==> flow/design.v <==
module lifo_queue (
  input wire clk,             
  input wire reset,           
  input wire push,            
  input wire pop,             
  input wire [7:0] data_in,   
  output wire [7:0] data_out  
);
  reg [7:0] queue [3:0];      
  reg [1:0] top;               
  always @(posedge clk or posedge reset) begin
    if (reset) begin
      top <= 2'b00;            
      queue[0] <= 8'b0;        
      queue[1] <= 8'b0;
      queue[2] <= 8'b0;
      queue[3] <= 8'b0;
    end else begin
      if (push) begin
        if (top < 2'b11) begin
          top <= top + 1;      
          queue[top] <= data_in;  
        end
      end else if (pop) begin
        if (top > 2'b00) begin
          data_out <= queue[top];  
          top <= top - 1;          
        end
      end
    end
  end
endmodule
# From RTL to reports: lifo_queue

What the tools print for lifo_queue, step after step.
Line numbers count from 1 in the design file above.
Operators: Yosys type, input widths -> output width; for muxes data width and select width s.
Library cell names are shortened.
A cell with - has no value.

Top: lifo_queue
Clock: clk
Standard-cell library: sky130hd
Library corner: tt_025C_1v80

# Word-level counts

Source: Yosys, flattened and elaborated. Widths are those after wreduce. Registers that Yosys merges into a memory's read port (data or address) are not register bits. Print and check cells do not count. Equal cells are merged and count once.

Register bits after elaboration: 42
Bits of input ports: 12
Output and inout bits: 8
Word-level cells: 30

Add/subtract/negate cells: 2
Magnitude comparators: 2
Equal/unequal tests: 4
Mux-type cells: 5
Bitwise logic cells: 2
Reductions and logical operators: 9

Operators with widths:

| cell                | number |
| $pmux 8 s4          | 1 |
| $reduce_and 3->1    | 5 |
| $mux 2              | 4 |
| $eq 2x2->1 const B  | 2 |
| $reduce_bool 2->1   | 2 |
| $reduce_and 4->1    | 1 |
| $not 1->1           | 2 |
| $add 2x1->2 const B | 1 |
| $sub 2x1->2 const B | 1 |
| $gt 2x1->1 const B  | 1 |
| $eq 2x1->1 const B  | 1 |
| $ne 2x1->1 const B  | 1 |
| $lt 2x2->1 const B  | 1 |
| $logic_not 2->1     | 1 |

# Logic depth

Longest topological path by Yosys (ltp), each cell counted once; first at word level (registers and memories cut), then after technology mapping (sequential cells cut; the memories' decode and read muxes count).

Depth in word-level cells: 4
ABC_AREA: 0
Depth in mapped cells: 6
Mapped depth without buffers: 5

# Synthesis result

Yosys stat after the flow's synthesis: flattened, memories mapped to cells. It holds for the ABC_AREA given above (unset counts as 0); a run with the other value may have another netlist.
Totals and module areas in this step are rounded.

Cell count: 122
Cell area after synthesis: 1980 um^2
Sequential area: 1090 um^2
Flip-flop cells: 42
Buffer cells: 5

Cell types:

| cell     | number | total area (um^2) |
| dfrtp_1  | 34     | 850.816 |
| mux2_4   | 24     | 360.346 |
| edfxtp_1 | 8      | 240.23 |
| mux2_2   | 8      | 90.086 |
| a222oi_1 | 8      | 80.077 |
| mux2i_1  | 8      | 80.077 |
| ha_1     | 5      | 62.56 |
| nand2_8  | 3      | 60.058 |
| inv_1    | 11     | 41.29 |
| buf_6    | 3      | 33.782 |
| buf_4    | 2      | 15.014 |
| nor2b_4  | 1      | 13.763 |
| nor3b_2  | 1      | 12.512 |
| a221oi_1 | 1      | 8.758 |
| xnor2_1  | 1      | 8.758 |
| and2_1   | 1      | 6.256 |
| nor2b_1  | 1      | 6.256 |
| nand3_1  | 1      | 5.005 |
| nor2_1   | 1      | 3.754 |

# Worst setup path after synthesis

Path of least setup slack by OpenSTA after synthesis, without wires, with an ideal clock, recovery checks aside; 20% of the period is set as input and as output delay. Where synthesis merged equal registers, the netlist keeps one of their names.

Path type: input to register
Start point: input port reset
End point: register data_out[0]
Period: 2240 ps
External input delay: 448 ps
Library setup time: 332 ps
Time at the first pin: 448 ps
Arrival time: 1569 ps
Data required time: 1908 ps
Setup slack: 338 ps
Delay of the path: 1453 ps
Stages on the path: 2
Buffers on the path: 0
Synthesis period reached: 1902 ps

"delay of the path" is the arrival time less input delay plus setup time.
"stages on the path" counts driving pins, that of a launching flip-flop among them; a cell with two outputs on the path counts twice.
"synthesis period reached" is the clock period less the worst setup slack; recovery checks do not enter. This is arithmetic on one report: input and output delays are still those of the set period (20% each).
Between the ends stands the longest chain of elaborated cells between them, by number of cells; it is not shown to be the way that was timed. Of several equally long chains one is given.
Each line given opens the expression or statement behind the cell; cells for indexed reads and writes are added by Yosys, which also makes memories of some case tables.

Path through: inv_1 -> and2_1
Cells in the longest elaborated chain: 2
Elaborated cells on any way between the ends: 2
Source lines of those cells: 0
Those cells by class: 1 x logic; 1 x reduce/logical

RTL lines, path after synthesis:

| what               | RTL line | RTL |
| start: declaration | 3        | `input wire reset,` |
| $not 1->1          | -        |  |
| $reduce_and 4->1   | -        |  |
| end: assignment    | 26       | `data_out <= queue[top];` |
| end: declaration   | 7        | `output wire [7:0] data_out` |

# Worst path after layout

From the final timing report of flow run 1: the path of least setup slack in the routed layout; clock arrival at registers is part of the times.
The report prints the path's times to 10 ps; the period is as set.

Path type: register to register
Start point: register top[0]
End point: register queue[1][7]
Period: 1780 ps
Library setup time: 110 ps
Time at the first pin: 280 ps
Arrival time: 1770 ps
Data required time: 1950 ps
Setup slack: 180 ps
Stages on the path: 7
Buffers on the path: 3

Between the ends stands the longest chain of elaborated cells between them, by number of cells; it is not shown to be the way that was timed. Of several equally long chains one is given.
At most two assigning lines are given for a register; there are more.

Path through: dfrtp_2 -> buf_6 -> ha_4 -> buf_6 -> buf_4 -> nand2_8 -> mux2_4
Cells in the longest elaborated chain: 2
Elaborated cells on any way between the ends: 3
Those cells by class: 1 x compare; 1 x eq/ne; 1 x reduce/logical

RTL lines, path after layout:

| what               | RTL line | RTL |
| start: declaration | 10       | `reg [1:0] top;` |
| start: assignment  | 21       | `top <= top + 1;` |
| start: assignment  | 27       | `top <= top - 1;` |
| $lt 2x2->1         | 20       | `if (top < 2'b11) begin` |
| $reduce_and 3->1   | -        |  |
| end: assignment    | 15       | `queue[1] <= 8'b0;` |
| end: assignment    | 22       | `queue[top] <= data_in;` |
| end: declaration   | 9        | `reg [7:0] queue [3:0];` |

Add stored flow runs of lifo_queue

Below are 2 stored runs of the flow (Yosys, OpenROAD; platform sky130hd) on lifo_queue, each with its settings and what was measured, unordered. Constraints: input delay and output delay 20% of the set period each, output load 0.01 pF.
By "reached clock period" is meant the clock period of the run minus its worst setup slack. This is arithmetic on one report: input and output delays are still those of the set period (20% each).
"critical path time" is the time allowed to the run's worst setup path (the clock period less input and output delay, where it has them) less its slack. Clock arrival times count: a late capture clock shortens it, a late launch clock lengthens it.
"total design power": no workload was simulated; the value follows from the tool's default switching activity.
"critical path time" is given in steps of 10 ps.
Results are given in rounded form.
A setting shown as -- is not set for that run.

| item                                          | flow run 1           | flow run 2           |
| period_ns                                     | 1.78                 | 1.26                 |
| CORE_UTILIZATION                              | 29                   | 34                   |
| SETUP_SLACK_MARGIN                            | 0.22                 | 0.01                 |
| PLACE_DENSITY_LB_ADDON                        | 0.27                 | 0.29                 |
| CORE_MARGIN                                   | 6                    | 2                    |
| CTS_CLUSTER_DIAMETER                          | 137                  | 292                  |
| CAP_MARGIN                                    | 0                    | 25                   |
| SLEW_MARGIN                                   | 15                   | 20                   |
| MIN_ROUTING_LAYER                             | met1                 | --                   |
| MAX_ROUTING_LAYER                             | met4                 | --                   |
| CELL_PAD_IN_SITES_DETAIL_PLACEMENT            | --                   | 0                    |
| ABC_AREA                                      | --                   | 1                    |
| total negative slack (ps)                     | 0                    | -4140                |
| synthesis area (um^2)                         | 1980                 | 2080                 |
| reached clock period (ps)                     | 1600                 | 1376                 |
| critical path time (ps)                       | 1600                 | 1380                 |
| worst setup path type                         | register to register | register to register |
| standard-cell area of the final layout (um^2) | 2510                 | 2830                 |
| total die area (um^2)                         | 8950                 | 6750                 |
| setup slack of the worst path (ps)            | 180                  | -116                 |
| total design power (mW)                       | 4.29                 | 6.70                 |
| utilization after layout                      | 0.388                | 0.478                |
