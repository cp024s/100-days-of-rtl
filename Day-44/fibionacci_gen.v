==> flow/design.v <==
module FibonacciGenerator (
    input wire clk,          
    input wire rst,          
    output reg [31:0] fib   
);
reg [31:0] current, next;
reg [31:0] fib_1, fib_2;
always @(posedge clk or posedge rst) begin
    if (rst) begin
        current <= 1;    
        next <= 1;       
        fib_1 <= 0;      
        fib_2 <= 0;      
    end else begin
        current <= next;  
        next <= current + fib_1;  
        fib_1 <= current;  
        fib_2 <= fib_1;    
    end
end
assign fib = current;  
endmodule
=== Step by step through the tools: FibonacciGenerator ===
What the tools print for FibonacciGenerator, step after step.
Lines are those of the file above, counted from 1.
Operators: Yosys type, input widths -> output width; for muxes data width and select width s.
Library cell names are shortened.
A cell with -- has no value.

* Design top: FibonacciGenerator
* Clock port: clk
* Cell library: sky130hd
* Timing corner: tt_025C_1v80

=== Word-level counts ===
Counts by Yosys on the flattened word-level netlist (proc, flatten, opt, wreduce; memories kept). Register bits leave out memories and registers merged into their read ports (data or address); mux counts leave out enables and synchronous resets folded into registers. Print and check cells are left out. Cells with the same type and inputs are merged into one.

* Register bits: 96
* Input bits: 2
* Cells after elaboration: 4

* Add/sub/neg operators: 1

{| class="wikitable"
|+ Operator list
! cell !! number
|-
| $add 32x32->32 || 1
|}

=== Depth ===
Depth = most cells in a row (Yosys ltp): at word level without a register or memory, in the mapped netlist without a sequential cell, where the memories' decode and read muxes count.

* Depth in word-level cells: 1
* ABC_AREA: 0
* Depth in mapped cells: 8
* Gate-level depth less buffers: 8

=== Mapped cells and area ===
Yosys stat after the flow's synthesis: flattened, memories mapped to cells. It holds for the ABC_AREA given above (unset counts as 0); a run with the other value may have another netlist.

* Standard cells after synthesis: 372
* Synthesis area: 0.0044543 mm^2
* Sequential area: 0.0024048 mm^2
* Flip-flop cells: 96

{| class="wikitable"
|+ Cell types
! cell !! number !! total area (um^2)
|-
| dfrtp_1 || 94 || 2.35E+03
|-
| ha_1 || 31 || 387.872
|-
| a21oi_1 || 28 || 140.134
|-
| xnor2_1 || 13 || 113.859
|-
| a21o_1 || 14 || 105.101
|-
| xor2_1 || 10 || 87.584
|-
| nand2_1 || 20 || 75.072
|-
| nor2_1 || 20 || 75.072
|-
| o21ai_0 || 11 || 55.053
|-
| dfstp_2 || 2 || 52.55
|-
| a211oi_1 || 6 || 45.043
|-
| inv_1 || 12 || 45.043
|-
| and4_1 || 5 || 43.792
|-
| mux2i_1 || 4 || 40.038
|-
| nand3_1 || 8 || 40.038
|-
| o211ai_1 || 5 || 37.536
|-
| bufbuf_16 || 1 || 32.531
|-
| nand4_1 || 5 || 31.28
|}

Not listed: further types 50, cells in them 83.

=== Worst setup path after synthesis ===
Source: OpenSTA report_checks on the synthesized netlist (no wires, ideal clock, input and output delay 20% of the period each), path of least setup slack; recovery checks are left aside. Register names are those of the netlist, which keeps one name where synthesis merged equal registers.

* Kind: reg-to-reg
* From: reg current[0]
* To: reg next[26]
* Clock period: 2.48 ns
* Library setup time: 0.131 ns
* Arrival: 2.330 ns
* Slack: 0.020 ns
* Path delay: 2.461 ns
* Driving pins on the path: 9
* Buffers on the path: 0
* Synthesis period reached: 2.46 ns

"path delay" = arrival - input delay + setup time.
"driving pins on the path" counts driving pins, that of a launching flip-flop among them; a cell with two outputs on the path counts twice.
"synthesis period reached" = period - worst setup slack (recovery checks aside). The figure is calculated, with input and output delays left at 20% of the set period.
The rows between start and end are the longest chain of elaborated cells between them; the timing report does not say that the signal goes this way. Where chains are equally long, one stands for them.
Each line given opens the expression or statement behind the cell; cells for indexed reads and writes are added by Yosys, which also makes memories of some case tables.

* Path through: dfstp_2 > ha_1 > fa_1 > a21o_1 > a311oi_1 > or4_4 > a2111oi_4 > or4_1 > nand3_1
* Cells in the longest elaborated chain: 1
* Elaborated cells between the ends (all ways): 1
* Those cells by class: 1 x add/sub

{| class="wikitable"
|+ RTL lines, path after synthesis
! what !! line !! text
|-
| start: declaration || 6 || <nowiki>reg [31:0] current, next;</nowiki>
|-
| start: assignment || 10 || <nowiki>current <= 1;</nowiki>
|-
| start: assignment || 15 || <nowiki>current <= next;</nowiki>
|-
| $add 32x32->32 || 16 || <nowiki>next <= current + fib_1;</nowiki>
|-
| end: assignment || 11 || <nowiki>next <= 1;</nowiki>
|-
| end: assignment || 16 ||
|-
| end: declaration || 6 ||
|}

=== Worst path after layout ===
Path of least setup slack in the final report of run A (OpenROAD, finished layout, wires in). Where an end is a register, its clock arrival counts in the times.

* Kind: reg-to-reg
* From: reg current[18]
* To: reg next[30]
* Clock period: 2.62 ns
* Library setup time: 0.06 ns
* Arrival: 2.77 ns
* Slack: 0.17 ns
* Driving pins on the path: 8
* Buffers on the path: 0

The rows between start and end are the longest chain of elaborated cells between them; the timing report does not say that the signal goes this way. Where chains are equally long, one stands for them.

* Path through: dfrtp_1 > ha_1 > and3_4 > a211o_1 > o311ai_4 > o221ai_2 > or4_1 > nand4_1
* Cells in the longest elaborated chain: 1
* Elaborated cells between the ends (all ways): 1
* Those cells by class: 1 x add/sub

{| class="wikitable"
|+ RTL lines, path after layout
! what !! line !! text
|-
| start: declaration || 6 || <nowiki>reg [31:0] current, next;</nowiki>
|-
| start: assignment || 10 || <nowiki>current <= 1;</nowiki>
|-
| start: assignment || 15 || <nowiki>current <= next;</nowiki>
|-
| $add 32x32->32 || 16 || <nowiki>next <= current + fib_1;</nowiki>
|-
| end: assignment || 11 || <nowiki>next <= 1;</nowiki>
|-
| end: assignment || 16 ||
|-
| end: declaration || 6 ||
|}

Subject: flow runs of FibonacciGenerator

Hi,

Stored flow runs of FibonacciGenerator (2 of them; Yosys, OpenROAD, sky130hd). They differ in their settings and are not a sequence. Constraints: input delay and output delay 20% of the set period each, output load 0.01 pF.
"achieved period" is the run's clock period less its worst setup slack. It is reckoned from that one timing run; input and output delays stay at 20% of the period that was set.
"allowed time less slack (worst setup path)" = time allowed to the worst setup path (clock period - input delay - output delay, where it has them) - its slack; a late launch clock adds to it, a late capture clock takes from it.
"total power of the final layout": no workload was simulated; the value follows from the tool's default switching activity.

=== Run A ===
{| class="wikitable"
! Setting !! Value
|-
| period_ns || 2.62
|-
| SETUP_SLACK_MARGIN || 0.21
|-
| CAP_MARGIN || 20
|-
| CORE_MARGIN || 2
|-
| CORE_UTILIZATION || 40
|-
| SLEW_MARGIN || 20
|-
! Result !! Value
|-
| Worst hold slack in the final report || 0.354 ns
|-
| Total power of the final layout || 2.536 mW
|-
| Post-synthesis cell area || 0.0044543 mm^2
|-
| Standard-cell area after routing || 0.0053964 mm^2
|-
| Die outline area || 0.0119957 mm^2
|-
| Sum of negative setup slack || 0.000 ns
|-
| Achieved period || 2.452 ns
|-
| Worst setup slack after layout || 0.168 ns
|-
| Allowed time less slack (worst setup path) || 2.45 ns
|-
| Critical path type || reg-to-reg
|-
| Final utilization || 49.8%
|}

=== Run B ===
{| class="wikitable"
! Setting !! Value
|-
| period_ns || 2.27
|-
| CORE_UTILIZATION || 29
|-
| SETUP_SLACK_MARGIN || 0.54
|-
| PLACE_DENSITY || 0.61
|-
| ABC_AREA || 1
|-
| CTS_CLUSTER_DIAMETER || 258
|-
| CAP_MARGIN || 15
|-
| SLEW_MARGIN || 10
|-
| MIN_ROUTING_LAYER || met1
|-
| CORE_MARGIN || 2
|-
! Result !! Value
|-
| Worst hold slack in the final report || 0.347 ns
|-
| Total power of the final layout || 3.107 mW
|-
| Post-synthesis cell area || 0.0047933 mm^2
|-
| Standard-cell area after routing || 0.0063999 mm^2
|-
| Die outline area || 0.0175735 mm^2
|-
| Sum of negative setup slack || 0.000 ns
|-
| Achieved period || 1.770 ns
|-
| Worst setup slack after layout || 0.500 ns
|-
| Allowed time less slack (worst setup path) || 1.77 ns
|-
| Critical path type || reg-to-reg
|-
| Final utilization || 39.1%
|}

Regards
